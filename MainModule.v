==> flow/design.v <==
module adder(input [7:0] DOut1,
	     input [7:0] DOut2,
             output reg [7:0] AddOut);
always @(DOut1,DOut2)
 begin	
  AddOut= DOut2+DOut1;
 end
endmodule
module comparator(input [7:0] DOut1,
		  input [7:0] DOut2,
	  	  output reg [7:0] Comp,
		  output reg Sign);
always @(DOut1,DOut2)
 begin
  Comp=((~DOut1)+1)+DOut2;
  if(Comp[7]==1)
  	Sign=0;
  else
	Sign=1;
 end
endmodule
module controller(clk,reset,WEA,WEB,IncA,IncB);
input clk,reset;
output reg WEA,WEB,IncA,IncB;
reg [4:0] PS,NS;
localparam S0=5'b00000,S1=5'b00001,S2=5'b00010,S3=5'b00011,S4=5'b00100,S5=5'b00101,
	   S6=5'b00110,S7=5'b00111,S8=5'b01000,S9=5'b01001,S10=5'b01010,S11=5'b01011,
	   S12=5'b01100,S13=5'b01101,S14=5'b01110,S15=5'b01111,S16=5'b10000,S17=5'b10001,
	   S18=5'b10010;
initial
begin
  WEA=0;
  WEB=0;
  IncA=0;
  IncB=0;
  PS=S0;
  NS=S0;
end
always @(posedge clk)
begin
 PS=NS;
if (reset)
    begin
     NS = S0;
    end
else
  begin 
    case(PS)
      S0:
        begin
          NS = S1;
        end
      S1:
        begin
          NS = S2;
	  WEA=1;
  	  IncA=1;
	end
      S2:
        begin
          NS = S3;
	end
      S3:
        begin
          NS = S4;
	end
      S4:
        begin
          NS = S5;
	end
      S5:
        begin
          NS = S6;
	  WEA=1;
  	  IncA=1;
	end 
      S6:
        begin
          NS = S7;
	end 
      S7:
        begin
          NS = S8;
	end 
      S8:
        begin
          NS = S9;
	end 
      S9:
        begin
          NS = S10;
	  WEA=0;
	end 
      S10:
        begin
          NS = S11;
	end 
      S11:
        begin
          NS = S12;
	  WEB=1;
	end 
      S12:
        begin
          NS = S13;
	  WEB=0;
	  IncB=1;
	end 
      S13:
        begin
          NS = S14;
	  WEB=1;
  	  IncB=0;
	end 
      S14:
        begin
          NS = S15;
	  WEB=0;
  	  IncB=1;
	end 
      S15:
        begin
          NS = S16;
	  WEB=1;
  	  IncB=0;
	end 
      S16:
        begin
          NS = S17;
          WEB=0;
	  IncB=1;
	end 
      S17:
        begin
          NS = S18;
	  WEB=1;
  	  IncA=0;
	  IncB=0;
	end 
      S18:
        begin
          NS = S0;
  	  IncB=1;
	  WEB=0;
	end 
      default:
	  begin
	  NS = S0;
	  WEA=0;	
	  WEB=0;	
  	  IncA=0;
	  IncB=0;
	  end
      endcase 	
     end 
 end
endmodule
module counterA(input clk,
	        input reset,
		input IncA,
		output reg [2:0] AddrA);
always @(posedge clk)
 begin
  if(reset)
	AddrA<=3'b000;
  else if(reset==0 && IncA==1)
	AddrA<=AddrA+1;
  else
	AddrA<=3'b000;
 end
endmodule
module counterB(input clk,
	        input reset,
		input IncB,
		output reg [1:0] AddrB);
initial
begin
 AddrB=2'b00;
end
always @(posedge clk)
 begin
  if(reset)
	AddrB<=2'b00;
  else if(reset==0 && IncB==1)
	AddrB<=AddrB+1;
 end
endmodule
`timescale 10ns/1ns
module dflipflop(input [7:0] DOut1,
		 input clk,
		 output reg [7:0] DOut2);
always @(posedge clk)
 begin
 DOut2=DOut1;
  end
endmodule
module MainModule(input clk,reset,
		  input [7:0] DataInA,
	 	  output WEB,WEA,IncA,IncB,
		  output Sign,
		  output [7:0] DOut1,
		  output [7:0] DOut2,
	  	  output [7:0] Comp,
		  output [2:0] AddrA,
		  output [1:0] AddrB,
		  output [7:0] DataInB,
		  output [7:0] AddOut,
		  output [7:0] SUBOut,
       		  output [7:0]  AddOut1,
	  	  output [7:0]  SUBOut1);
controller c1(.clk(clk),.reset(reset),.WEA(WEA),.WEB(WEB),.IncA(IncA),.IncB(IncB));
counterA counterA(.clk(clk),.reset(reset),.IncA(IncA),.AddrA(AddrA));
memoryA memoryA(.AddrA(AddrA),.WEA(WEA),.DataInA(DataInA),.DOut1(DOut1), .clk(clk));
dflipflop dflipflop(.clk(clk),.DOut1(DOut1),.DOut2(DOut2));
comparator comparator(.DOut1(DOut1),.DOut2(DOut2),.Comp(Comp),.Sign(Sign));
adder add(.DOut1(DOut1),.DOut2(DOut2),.AddOut(AddOut));
subout sub(.DOut1(DOut1),.DOut2(DOut2),.SUBOut(SUBOut));
mux1 my_mux(.AddOut1(AddOut),.SUBOut1(SUBOut),.Sign(Sign),.DataInB(DataInB));
counterB counterB(.clk(clk),.reset(reset),.IncB(IncB),.AddrB(AddrB));
memoryB memoryB(.AddrB(AddrB),.WEB(WEB),.DataInB(DataInB), .clk(clk));
endmodule 
`timescale 10ns/1ns
module memoryA( input [2:0] AddrA,
		input WEA,
		input [7:0] DataInA,
		output reg [7:0] DOut1, input clk);
reg [7:0]MemA[0:7];
always @(posedge clk)
 begin
  if(WEA)
	MemA[AddrA]=DataInA;
  else 
	DOut1=MemA[AddrA];
  end 
endmodule
module mux1(input  [7:0]  AddOut1,
	    input  [7:0]  SUBOut1,
	    input  Sign,
	    output [7:0] DataInB);
assign DataInB= Sign ? SUBOut1 : AddOut1;
endmodule
module subout(input [7:0] DOut1,
	      input[7:0]  DOut2,
	      output reg [7:0]  SUBOut);
always @(DOut1,DOut2)
 begin
  SUBOut = DOut2-DOut1;
 end
endmodule
module memoryB( input [1:0] AddrB,
		input WEB,
		input [7:0] DataInB, input clk);
reg [7:0]MemB[0:3];
always @(posedge clk)
 begin
  if(WEB)
	MemB[AddrB]=DataInB;
  end 
endmodule
Tool chain data of MainModule
The steps from the RTL of MainModule to its reports follow in flow order.
Line numbers count from 1 in the design file above.
Cell names lack the library's common part.
{"block": "design", "top_module": "MainModule", "clk_port": "clk", "cell_library": "sky130hd", "pvt_corner": "tt_025C_1v80"}

After elaboration
Counts by Yosys on the flattened word-level netlist (proc, flatten, opt, wreduce). Print and check cells are left out. Cells with the same type and inputs are merged into one.
{"block": "bits", "register_bits": 94, "in_bits": 10, "output_inout_bits": 74, "word_cells": 111}
{"block": "op_classes", "add_sub_neg": 6, "equal": 25, "mux": 16, "logic": 15, "reduce_and_logical": 32}
{"block": "op_table", "op": "parallel mux 5 bit (select 18 bit)", "count": 1}
{"block": "op_table", "op": "2-to-1 mux 8 bit", "count": 9}
{"block": "op_table", "op": "parallel mux 8 bit (select 8 bit)", "count": 1}
{"block": "op_table", "op": "OR reduction 7 bit", "count": 8}
{"block": "op_table", "op": "== test 5 x 4 -> 1 bit with constant B", "count": 8}
{"block": "op_table", "op": "OR reduction 16 bit", "count": 2}
{"block": "op_table", "op": "AND reduction 2 bit", "count": 12}
{"block": "op_table", "op": "== test 5 x 3 -> 1 bit with constant B", "count": 4}
{"block": "op_table", "op": "adder 8 bit", "count": 2}
{"block": "op_table", "op": "== test 5 bit with constant B", "count": 3}
{"block": "op_table", "op": "NOT 1 bit", "count": 14}
{"block": "op_table", "op": "OR reduction 12 bit", "count": 1}
{"block": "op_table", "op": "== test 3 bit with constant B", "count": 4}
{"block": "op_table", "op": "OR reduction 11 bit", "count": 1}
{"block": "op_table", "op": "== test 5 x 2 -> 1 bit with constant B", "count": 2}
{"block": "op_table", "op": "OR reduction 4 bit", "count": 2}
{"block": "op_table", "op": "adder 8 x 1 -> 8 bit with constant B", "count": 1}
{"block": "op_table", "op": "subtractor 8 bit", "count": 1}
{"block": "op_table", "op": "NOT 8 bit", "count": 1}
{"block": "op_table", "op": "parallel mux 1 bit (select 2 bit)", "count": 4}
{"block": "op_table", "op": "== test 3 x 2 -> 1 bit with constant B", "count": 2}
{"block": "op_table", "op": "== test 5 x 1 -> 1 bit with constant B", "count": 1}
{"block": "op_table", "op": "zero test 5 bit", "count": 1}
{"block": "op_table", "op": "OR reduction 2 bit", "count": 2}
{"block": "op_table", "op": "adder 3 x 1 -> 3 bit with constant B", "count": 1}
{"block": "op_table", "op": "== test 3 x 1 -> 1 bit with constant B", "count": 1}
{"block": "op_table", "op": "zero test 3 bit", "count": 1}
{"block": "op_table", "op": "logical AND 1 bit", "count": 2}
Not listed: further kinds 2, cells in them 2.

Longest topological paths
Longest topological path by Yosys (ltp), each cell counted once; first at word level (registers and memories cut), then after technology mapping (sequential cells cut; the memories' decode and read muxes count).
{"block": "logic_depth", "ltp_word": 4, "abc_area": 1, "ltp_mapped": 12, "mapped_depth_nobuf": 11}

After synthesis
The flow's flattened synthesis, as Yosys stat reports it; memories are mapped. The netlist is that of the ABC_AREA named above (0 if unset); the other value can give another one.
The area totals of this step are shown rounded.
{"block": "by_type", "cell": "edfxtp_1", "count": 76, "type_area_um2": 2.28E+03}
{"block": "by_type", "cell": "nand2_1", "count": 136, "type_area_um2": 510.49}
{"block": "by_type", "cell": "dfxtp_1", "count": 18, "type_area_um2": 360.346}
{"block": "by_type", "cell": "ha_1", "count": 20, "type_area_um2": 250.24}
{"block": "by_type", "cell": "buf_4", "count": 27, "type_area_um2": 202.694}
{"block": "by_type", "cell": "inv_1", "count": 52, "type_area_um2": 195.187}
{"block": "by_type", "cell": "nand3_1", "count": 38, "type_area_um2": 190.182}
{"block": "by_type", "cell": "nor2_1", "count": 41, "type_area_um2": 153.898}
{"block": "by_type", "cell": "nand4_1", "count": 9, "type_area_um2": 56.304}
{"block": "by_type", "cell": "xor2_1", "count": 6, "type_area_um2": 52.55}
{"block": "by_type", "cell": "nand2_2", "count": 8, "type_area_um2": 50.048}
{"block": "by_type", "cell": "nor3_1", "count": 10, "type_area_um2": 50.048}
{"block": "by_type", "cell": "buf_6", "count": 4, "type_area_um2": 45.043}
{"block": "by_type", "cell": "a21oi_1", "count": 8, "type_area_um2": 40.038}
{"block": "by_type", "cell": "fa_1", "count": 2, "type_area_um2": 40.038}
{"block": "by_type", "cell": "a21oi_4", "count": 2, "type_area_um2": 32.531}
{"block": "by_type", "cell": "o21ai_0", "count": 6, "type_area_um2": 30.029}
{"block": "by_type", "cell": "nand2_4", "count": 2, "type_area_um2": 22.522}
Not listed: further types 18, cells in them 25.
{"block": "mapped", "mapped_cells": 490, "yosys_area_um2": 4750, "seq_area_um2": 2640, "flip_flops": 94, "n_buf": 34}

Timing after synthesis
Source: OpenSTA report_checks on the synthesized netlist (no wires, ideal clock, input and output delay 20% of the period each), path of least setup slack; recovery checks are left aside. Register names are those of the netlist, which keeps one name where synthesis merged equal registers.
{"block": "synth_path", "path_type": "register -> register", "startpoint": "register counterA.AddrA[0]", "endpoint": "register memoryA.MemA[3][0]", "tclk_ns": 3.11, "setup_time_ns": 0.395, "t_first_pin_ns": 0.000, "t_arrival_ns": 2.160, "required_time_ns": 2.715, "setup_slack_ns": 0.556, "delay_ns": 2.555, "stages": 9, "n_path_buf": 1, "period_less_setup_slack_ns": 2.554}
"delay_ns" is the arrival time less input delay plus setup time.
"stages": output pins that drive a net of the path, with the launching flip-flop's if there is one; two outputs of one cell count as two.
"period_less_setup_slack_ns" = period - worst setup slack (recovery checks aside). The figure is calculated, with input and output delays left at 20% of the set period.
Between the ends stands the longest chain of elaborated cells between them, by number of cells; it is not shown to be the way that was timed. Of several equally long chains one is given.
Each line given opens the expression or statement behind the cell; cells for indexed reads and writes are added by Yosys, which also makes memories of some case tables.
At most two assigning lines are given for a register; there are more.
Only ways into the end's enable, where the timed path ends, are counted here.
{"block": "synth_between", "path_cell_list": "dfxtp_1 ha_1 ha_1 buf_2 inv_1 nand3_1 nor2_1 inv_1 nor4_1", "elab_chain_len": 4, "cone_cells": 10, "cone_classes": "6 x eq/ne; 1 x logic; 3 x reduce/logical"}
{"block": "synth_lines", "element": "start: declaration", "line": 161, "rtl": "output reg [2:0] AddrA);"}
{"block": "synth_lines", "element": "start: assignment", "line": 165, "rtl": "AddrA<=3'b000;"}
{"block": "synth_lines", "element": "start: assignment", "line": 167, "rtl": "AddrA<=AddrA+1;"}
{"block": "synth_lines", "element": "zero test 3 bit", "line": 231, "rtl": "MemA[AddrA]=DataInA;"}
{"block": "synth_lines", "element": "OR reduction 7 bit"}
{"block": "synth_lines", "element": "NOT 1 bit"}
{"block": "synth_lines", "element": "AND reduction 2 bit"}
{"block": "synth_lines", "element": "end: assignment", "line": 231}
{"block": "synth_lines", "element": "end: declaration", "line": 227, "rtl": "reg [7:0]MemA[0:7];"}

Timing after layout
Path of least setup slack in the final report of run 1 (OpenROAD, finished layout, wires in). Where an end is a register, its clock arrival counts in the times.
{"block": "layout_path", "path_type": "register -> output", "startpoint": "register memoryA.DOut1[4]", "endpoint": "output DataInB[7]", "tclk_ns": 5.13, "output_delay_ns": 1.03, "t_first_pin_ns": 0.33, "t_arrival_ns": 2.56, "required_time_ns": 4.10, "setup_slack_ns": 1.54, "stages": 12, "n_path_buf": 1}
Between the ends stands the longest chain of elaborated cells between them, by number of cells; it is not shown to be the way that was timed. Of several equally long chains one is given.
{"block": "layout_between", "path_cell_list": "edfxtp_1 inv_1 ha_1 inv_1 a21oi_2 nor2_1 nor2_1 nand2_1 nand2_1 nand2_1 nor2_1 clkdlybuf4s50_1", "elab_chain_len": 4, "cone_cells": 6, "lines_between": 4, "cone_classes": "4 x add/sub; 1 x mux; 1 x logic"}
{"block": "layout_lines", "element": "start: declaration", "line": 226, "rtl": "output reg [7:0] DOut1, input clk);"}
{"block": "layout_lines", "element": "start: assignment", "line": 233, "rtl": "DOut1=MemA[AddrA];"}
{"block": "layout_lines", "element": "NOT 8 bit", "line": 15, "rtl": "Comp=((~DOut1)+1)+DOut2;"}
{"block": "layout_lines", "element": "adder 8 x 1 -> 8 bit", "line": 15}
{"block": "layout_lines", "element": "adder 8 bit", "line": 15}
{"block": "layout_lines", "element": "2-to-1 mux 8 bit", "line": 240, "rtl": "assign DataInB= Sign ? SUBOut1 : AddOut1;"}
{"block": "layout_lines", "element": "end: declaration", "line": 206, "rtl": "output [7:0] DataInB,"}

Appendix: measured runs

Record of 2 stored runs of the RTL-to-layout flow on MainModule, platform sky130hd. The runs are unordered. Constraints: input delay and output delay 20% of the set period each, output load 0.01 pF.
"achievedPeriod_ns" is the run's clock period less its worst setup slack. It is reckoned from that one timing run; input and output delays stay at 20% of the period that was set.
"worstPathTime_ns" = time allowed to the worst setup path (clock period - input delay - output delay, where it has them) - its slack; a late launch clock adds to it, a late capture clock takes from it.
"power_mw": no workload was simulated; the value follows from the tool's default switching activity.
Results are given in rounded form.

Run 1
==> flow/run.sh <==
#!/bin/bash
# the make line also repeats the synthesis and layout settings of config.mk as NAME=value (left out here)
make -C /OpenROAD-flow-scripts/flow DESIGN_CONFIG=/design/flow/config.mk WORK_HOME=/design/flow/orfs CLKGATE_MAP_FILE= finish
==> flow/config.mk <==
export PLATFORM = sky130hd
export DESIGN_NAME = MainModule
export DESIGN_NICKNAME = MainModule
export VERILOG_FILES = /design/flow/design.v
export SDC_FILE = /design/flow/constraint.sdc
export NUM_CORES = 4
export LEC_CHECK = 0
export ABC_AREA = 1
export CAP_MARGIN = 20
export CORE_MARGIN = 7
export CORE_UTILIZATION = 41
export CTS_CLUSTER_DIAMETER = 196
export GPL_ROUTABILITY_DRIVEN = 1
export MAX_ROUTING_LAYER = met4
export PLACE_DENSITY_LB_ADDON = 0.29
export SLEW_MARGIN = 20
export TNS_END_PERCENT = 45
==> flow/constraint.sdc <==
create_clock -name core_clock -period 5.13 [get_ports {clk}]
set_input_delay 1.0260 -clock core_clock [delete_from_list [all_inputs] [get_ports {clk}]]
set_output_delay 1.0260 -clock core_clock [all_outputs]
set_load 0.01 [all_outputs]

==> results of run 1, as JSON <==
{
  "design_die_area_um2": 14800,
  "achievedPeriod_ns": 3.587,
  "power_mw": 3.23,
  "final_setup_ws_ns": 1.54,
  "synthArea_um2": 4750,
  "final_util_pct": 50.5,
  "worstPathTime_ns": 2.56,
  "worst_setup_path_type": "register -> output",
  "tns_ns": 0.000
}

Run 2
==> flow/run.sh <==
#!/bin/bash
# the make line also repeats the synthesis and layout settings of config.mk as NAME=value (left out here)
make -C /OpenROAD-flow-scripts/flow DESIGN_CONFIG=/design/flow/config.mk WORK_HOME=/design/flow/orfs CLKGATE_MAP_FILE= finish
==> flow/config.mk <==
export PLATFORM = sky130hd
export DESIGN_NAME = MainModule
export DESIGN_NICKNAME = MainModule
export VERILOG_FILES = /design/flow/design.v
export SDC_FILE = /design/flow/constraint.sdc
export NUM_CORES = 4
export LEC_CHECK = 0
export ABC_AREA = 1
export CAP_MARGIN = 20
export CELL_PAD_IN_SITES_DETAIL_PLACEMENT = 0
export CELL_PAD_IN_SITES_GLOBAL_PLACEMENT = 1
export CORE_ASPECT_RATIO = 1.7
export CORE_MARGIN = 2
export CORE_UTILIZATION = 51
export CTS_CLUSTER_DIAMETER = 94
export CTS_CLUSTER_SIZE = 12
export GPL_ROUTABILITY_DRIVEN = 1
export GPL_TIMING_DRIVEN = 0
export SETUP_SLACK_MARGIN = 0.47
export SLEW_MARGIN = 20
export TNS_END_PERCENT = 50
==> flow/constraint.sdc <==
create_clock -name core_clock -period 2.14 [get_ports {clk}]
set_input_delay 0.4280 -clock core_clock [delete_from_list [all_inputs] [get_ports {clk}]]
set_output_delay 0.4280 -clock core_clock [all_outputs]
set_load 0.01 [all_outputs]

==> results of run 2, as JSON <==
{
  "design_die_area_um2": 10100,
  "achievedPeriod_ns": 2.577,
  "power_mw": 9.34,
  "final_setup_ws_ns": -0.437,
  "synthArea_um2": 4750,
  "final_util_pct": 78.6,
  "worstPathTime_ns": 2.15,
  "worst_setup_path_type": "register -> output",
  "tns_ns": -6.90
}
